==> flow/design.v <==
module BOOTH (ldA, ldQ, ldM, clrA, clrQ, clrff, sftA, sftQ, addsub, data_in, clk, qm1, eqz); 
 input ldA, ldQ, ldM, clrA, clrQ, clrff, sftA, sftQ, addsub, clk; 
 input [15:0] data_in; 
 output qm1, eqz; 
 wire [15:0] A, M, Q, Z; 
 wire [4:0] count; 
 assign eqz = ~|count; 
 shiftreg AR (A, Z, A[15], clk, ldA, clrA, sftA); 
 shiftreg QR (Q, data_in, A[0], clk, ldQ, clrQ, sftQ); 
 dff QM1 (Q[0], qm1, clk, clrff); 
 PIPO MR (M, data_in, clk, ldM); 
 ALU AS (Z, A, M, addsub); 
 counter CN (count, decr, ldcnt, clk); 
endmodule
module controller (ldA, clrA, sftA, ldQ, clrQ, sftQ, ldM, clrff, addsub, start, decr, ldcnt, done, clk, q0, qm1,eqz); 
 input clk, q0, qm1, start,eqz; 
 output reg ldA, clrA, sftA, ldQ, clrQ, sftQ, ldM, clrff, addsub,decr, ldcnt, done; 
 reg [2:0] state; 
 parameter S0=3'b000,S1=3'b001,S2=3'b010,S3=3'b011,S4=3'b100,S5=3'b101,S6=3'b110; 
 always @(posedge clk) 
 begin 
 case (state) 
 S0: if (start) state <= S1; 
 S1: state <= S2; 
 S2: if ({q0,qm1}==2'b01) state <= S3; 
 else if ({q0,qm1}==2'b10) state <= S4; 
 else state <= S5; 
 S3: state <= S5; 
 S4: state <= S5; 
 S5: if (({q0,qm1}==2'b01) && !eqz) state <= S3; 
 else if (({q0,qm1}==2'b10) && !eqz) state <= S4; 
 else if (eqz) state <= S6; 
 S6: state <= S6; 
 default: state <= S0; 
 endcase
 end
 always @(state) 
 begin 
 case (state) 
 S0: begin clrA = 0; ldA = 0; sftA = 0; clrQ = 0; ldQ = 0; sftQ = 0; 
 ldM = 0; clrff = 0; done = 0; end 
 S1: begin clrA = 1; clrff = 1; ldcnt = 1; ldM = 1; end 
 S2: begin clrA = 0; clrff = 0; ldcnt = 0; ldM = 0; ldQ = 1; end 
 S3: begin ldA = 1; addsub = 1; ldQ = 0; sftA = 0; sftQ = 0; decr = 0; end 
 S4: begin ldA = 1; addsub = 0; ldQ = 0; sftA = 0; sftQ = 0; decr = 0; end 
 S5: begin sftA = 1; sftQ = 1; ldA = 0; ldQ = 0; decr = 1; end 
 S6: done = 1; 
 default: begin clrA = 0; sftA = 0; ldQ = 0; sftQ = 0; end 
 endcase
 end
endmodule 
module ALU (out, in1, in2, addsub); 
 input [15:0] in1, in2; 
 input addsub; 
 output reg [15:0] out; 
 always @(*) 
 begin 
 if (addsub == 0) out = in1 - in2; 
 else out = in1 + in2; 
 end 
endmodule
module shiftreg (data_out,data_in, s_in, clk, ld, clr, sft); 
 input s_in, clk, ld, clr, sft; 
 input [15:0] data_in; 
 output reg [15:0] data_out; 
 always @(posedge clk) 
 begin 
 if (clr) data_out <= 0; 
 else if (ld) 
 data_out <= data_in; 
 else if (sft) 
 data_out <= {s_in,data_out[15:1]}; 
 end 
endmodule
module counter (data_out, decr, ldcnt, clk);
 input decr,clk,ldcnt; 
 output reg [4:0] data_out; 
 always @(posedge clk) 
 begin 
 if (ldcnt) data_out <= 5'b10000; 
 else if (decr) data_out <= data_out-1; 
 end 
endmodule 
module PIPO (data_out,data_in, clk, load); 
 input [15:0] data_in; 
 input load, clk; 
 output reg [15:0] data_out; 
 always @(posedge clk) 
 if (load) data_out <= data_in; 
endmodule
module dff (d, q, clk, clr); 
 input d, clk, clr; 
 output reg q; 
 always @(posedge clk) 
 if (clr) q <= 0; 
 else q <= d; 
endmodule
-- Step by step through the tools: BOOTH
The steps from the RTL of BOOTH to its reports follow in flow order.
Lines are those of the file above, counted from 1.
Library cell names are shortened.
Not given: -
- top: BOOTH
- clock port: clk
- standard-cell library: sky130hd
- timing corner: tt_025C_1v80

-- Word level
Source: Yosys, flattened and elaborated, memories not mapped. Widths are those after wreduce. Registers that Yosys merges into a memory's read port (data or address) are not register bits. Print and check cells do not count. Equal cells are merged and count once.
- flip-flop bits (word level): 54
- noted bits in latches: 0
- bits in writable memories at 0
- noted ROM bits: 0
- word width x clocked read ports at 0
- noted memories kept: 0
- bits of input ports at 26
- noted cells after elaboration: 18
- add/sub/neg operators: 3
- multiply operators at 0
- div/mod/pow operators: 0
- noted order comparisons: 0
- equality and inequality tests: 0
- shift operators at 0
- multiplexer cells: 5
- bitwise logic cells: 0
- reduce/logical cells at 4
- operators by type and width (kind ; count):
    16-bit 2-to-1 mux ; 4
    16-bit adder ; 1
    16-bit subtractor ; 1
    15-bit 2-to-1 mux ; 1
    5-bit by 1-bit subtractor with 5-bit output (second input constant) ; 1
    5-bit OR reduction ; 1
    2-bit nonzero test ; 2
    1-bit logical NOT ; 1

-- Logic depth
Depth = most cells in a row (Yosys ltp): at word level without a register or memory, in the mapped netlist without a sequential cell, where the memories' decode and read muxes count.
- noted word-level depth: 3
- ABC_AREA at 0
- gate-level depth with buffers: 15
- noted mapped depth without buffers: 15

-- Mapped cells and area
Source: synth_stat.txt of the flow (Yosys; design flattened, memories mapped). It holds for the ABC_AREA given above (unset counts as 0); a run with the other value may have another netlist.
- cells in the netlist at 338
- noted cell area after synthesis: 3071.7 um2
- flip-flop cells: 49
- cells by type (type ; count ; area in all (um2)):
    dfxtp_1 ; 33 ; 660.634
    edfxtp_1 ; 16 ; 480.461
    ha_1 ; 20 ; 250.24
    mux2i_1 ; 21 ; 210.202
    nor2_1 ; 55 ; 206.448
    a21oi_1 ; 38 ; 190.182
    a211oi_1 ; 23 ; 172.666
    xor2_1 ; 14 ; 122.618
    xnor2_1 ; 10 ; 87.584
    nor2b_1 ; 13 ; 81.328
    clkbuf_1 ; 11 ; 41.29
    o21ai_0 ; 7 ; 35.034
    nand4_1 ; 5 ; 31.28
    inv_1 ; 8 ; 30.029
    nor3_1 ; 6 ; 30.029
    nand2b_1 ; 4 ; 25.024
    o211ai_2 ; 2 ; 25.024
    mux2_2 ; 2 ; 22.522
Other cell types: 30; their cells: 50.
The figures by module come from a second, unflattened synthesis with its own total; it is not the netlist above.
- noted cell total of the unflattened synthesis: 329
- area total of the unflattened synthesis: 3462.1 um2
Each row is one instance without its submodules.
- by module (module ; times used ; cells ; area (um2)):
    shiftreg ; 2 ; 71 ; 805.8
    ALU ; 1 ; 143 ; 1077.3
    PIPO ; 1 ; 16 ; 480.5
    counter ; 1 ; 23 ; 244.0
    dff ; 1 ; 2 ; 33.8
    BOOTH ; 1 ; 3 ; 15.0

-- Path before layout
Path of least setup slack by OpenSTA after synthesis, without wires, with an ideal clock, recovery checks aside; 20% of the period is set as input and as output delay. Where synthesis merged equal registers, the netlist keeps one of their names.
- path kind: input port to flip-flop
- start point: input addsub
- end point: register AR.data_out[14]
- noted clock period: 5.33 ns
- arrival time: 3.015 ns
- data required time at 5.229 ns
- path slack: 2.214 ns
- path delay at 2.050 ns
- noted stages on the path: 9
- synthesis period reached: 3.116 ns
"path delay" = arrival - input delay + setup time.
"stages on the path" counts driving pins, that of a launching flip-flop among them; a cell with two outputs on the path counts twice.
"synthesis period reached" = period - worst setup slack (recovery checks aside). The figure is calculated, with input and output delays left at 20% of the set period.
The rows between start and end are the longest chain of elaborated cells between them; the timing report does not say that the signal goes this way. Where chains are equally long, one stands for them.
A line is the first line of the expression or statement that the cell stems from. Yosys adds cells for indexed reads and writes and turns some case tables into memories.
A register here has more assigning lines than the two given.
- cells stage by stage: buf_6 -> mux2_2 -> fa_1 -> a21oi_2 -> o211ai_2 -> o2111ai_1 -> a21oi_1 -> o21a_1 -> o41ai_1
- cells in the longest elaborated chain at 2
- noted elaborated cells on any way between the ends: 2
- RTL lines with such cells at 2
- classes of those cells: mux: 2
- ends and longest elaborated chain, after synthesis (element ; RTL line ; RTL):
    start, declared ; 2 ; input ldA, ldQ, ldM, clrA, clrQ, clrff, sftA, sftQ, addsub, clk;
    16-bit 2-to-1 mux ; 58 ; if (addsub == 0) out = in1 - in2;
    16-bit 2-to-1 mux ; 69 ; else if (ld)
    end, assigned ; 70 ; data_out <= data_in;
    end, assigned ; 72 ; data_out <= {s_in,data_out[15:1]};
    end, declared ; 65 ; output reg [15:0] data_out;

-- Worst path after layout
From the final timing report of run 2: the path of least setup slack in the routed layout; clock arrival at registers is part of the times.
- path kind: flip-flop to flip-flop
- start point: register MR.data_out[4]
- end point: register AR.data_out[15]
- noted clock period: 3.23 ns
- arrival time: 3.38 ns
- data required time at 3.49 ns
- path slack: 0.11 ns
- noted stages on the path: 14
The rows between start and end are the longest chain of elaborated cells between them; the timing report does not say that the signal goes this way. Where chains are equally long, one stands for them.
A register here has more assigning lines than the two given.
- cells stage by stage: edfxtp_1 -> or3_4 -> or3_4 -> nor4_4 -> and2b_1 -> a21oi_1 -> xor2_1 -> ha_1 -> a21oi_2 -> o21ai_1 -> a21oi_1 -> and2_4 -> mux2_2 -> nand4_1
- cells in the longest elaborated chain at 3
- noted elaborated cells on any way between the ends: 4
- RTL lines with such cells at 3
- classes of those cells: add/sub: 2; mux: 2
- ends and longest elaborated chain, post-layout (element ; RTL line ; RTL):
    start, declared ; 87 ; output reg [15:0] data_out;
    start, assigned ; 89 ; if (load) data_out <= data_in;
    16-bit subtractor ; 58 ; if (addsub == 0) out = in1 - in2;
    16-bit 2-to-1 mux ; 58 ;
    16-bit 2-to-1 mux ; 69 ; else if (ld)
    end, assigned ; 70 ; data_out <= data_in;
    end, assigned ; 72 ; data_out <= {s_in,data_out[15:1]};
    end, declared ; 65 ; output reg [15:0] data_out;

Measured results for BOOTH: 2 stored runs of the Yosys and OpenROAD flow on sky130hd. The settings differ; the order carries no meaning. The constraints put input and output delay at 20% of the set period each and load the outputs with 0.01 pF.
"period achieved": clock period set for the run, less the worst setup slack. It is reckoned from that one timing run; input and output delays stay at 20% of the period that was set.
"time of the worst setup path" = time allowed to the worst setup path (clock period - input delay - output delay, where it has them) - its slack; a late launch clock adds to it, a late capture clock takes from it.
"total design power" is the tool's figure for a default switching activity; nothing was simulated.

Run 1
Settings were period_ns = 2.7; CORE_UTILIZATION = 43; SETUP_SLACK_MARGIN = -0.04; PLACE_DENSITY_LB_ADDON = 0.0; CORE_MARGIN = 6; CELL_PAD_IN_SITES_GLOBAL_PLACEMENT = 0; CELL_PAD_IN_SITES_DETAIL_PLACEMENT = 2; ABC_AREA = 0; CTS_CLUSTER_SIZE = 69; CTS_CLUSTER_DIAMETER = 81; CAP_MARGIN = 20; SLEW_MARGIN = 20
- not finished: clock tree synthesis ended with error DPL-0033

Run 2
Settings were period_ns = 3.23; SETUP_SLACK_MARGIN = 0.76; CAP_MARGIN = 20; CORE_MARGIN = 2; CORE_UTILIZATION = 40; SLEW_MARGIN = 20
- noted the total design power: 2.003 mW
- noted the utilization of the finished layout: 0.549
- noted the worst hold slack: 0.474 ns
- noted the die area: 8396.1 um2
- noted the mapped cell area after synthesis: 3071.7 um2
- worst setup slack after layout: 0.107 ns
- period achieved at 3.123 ns
- time of the worst setup path: 3.12 ns
- critical path type: flip-flop to flip-flop
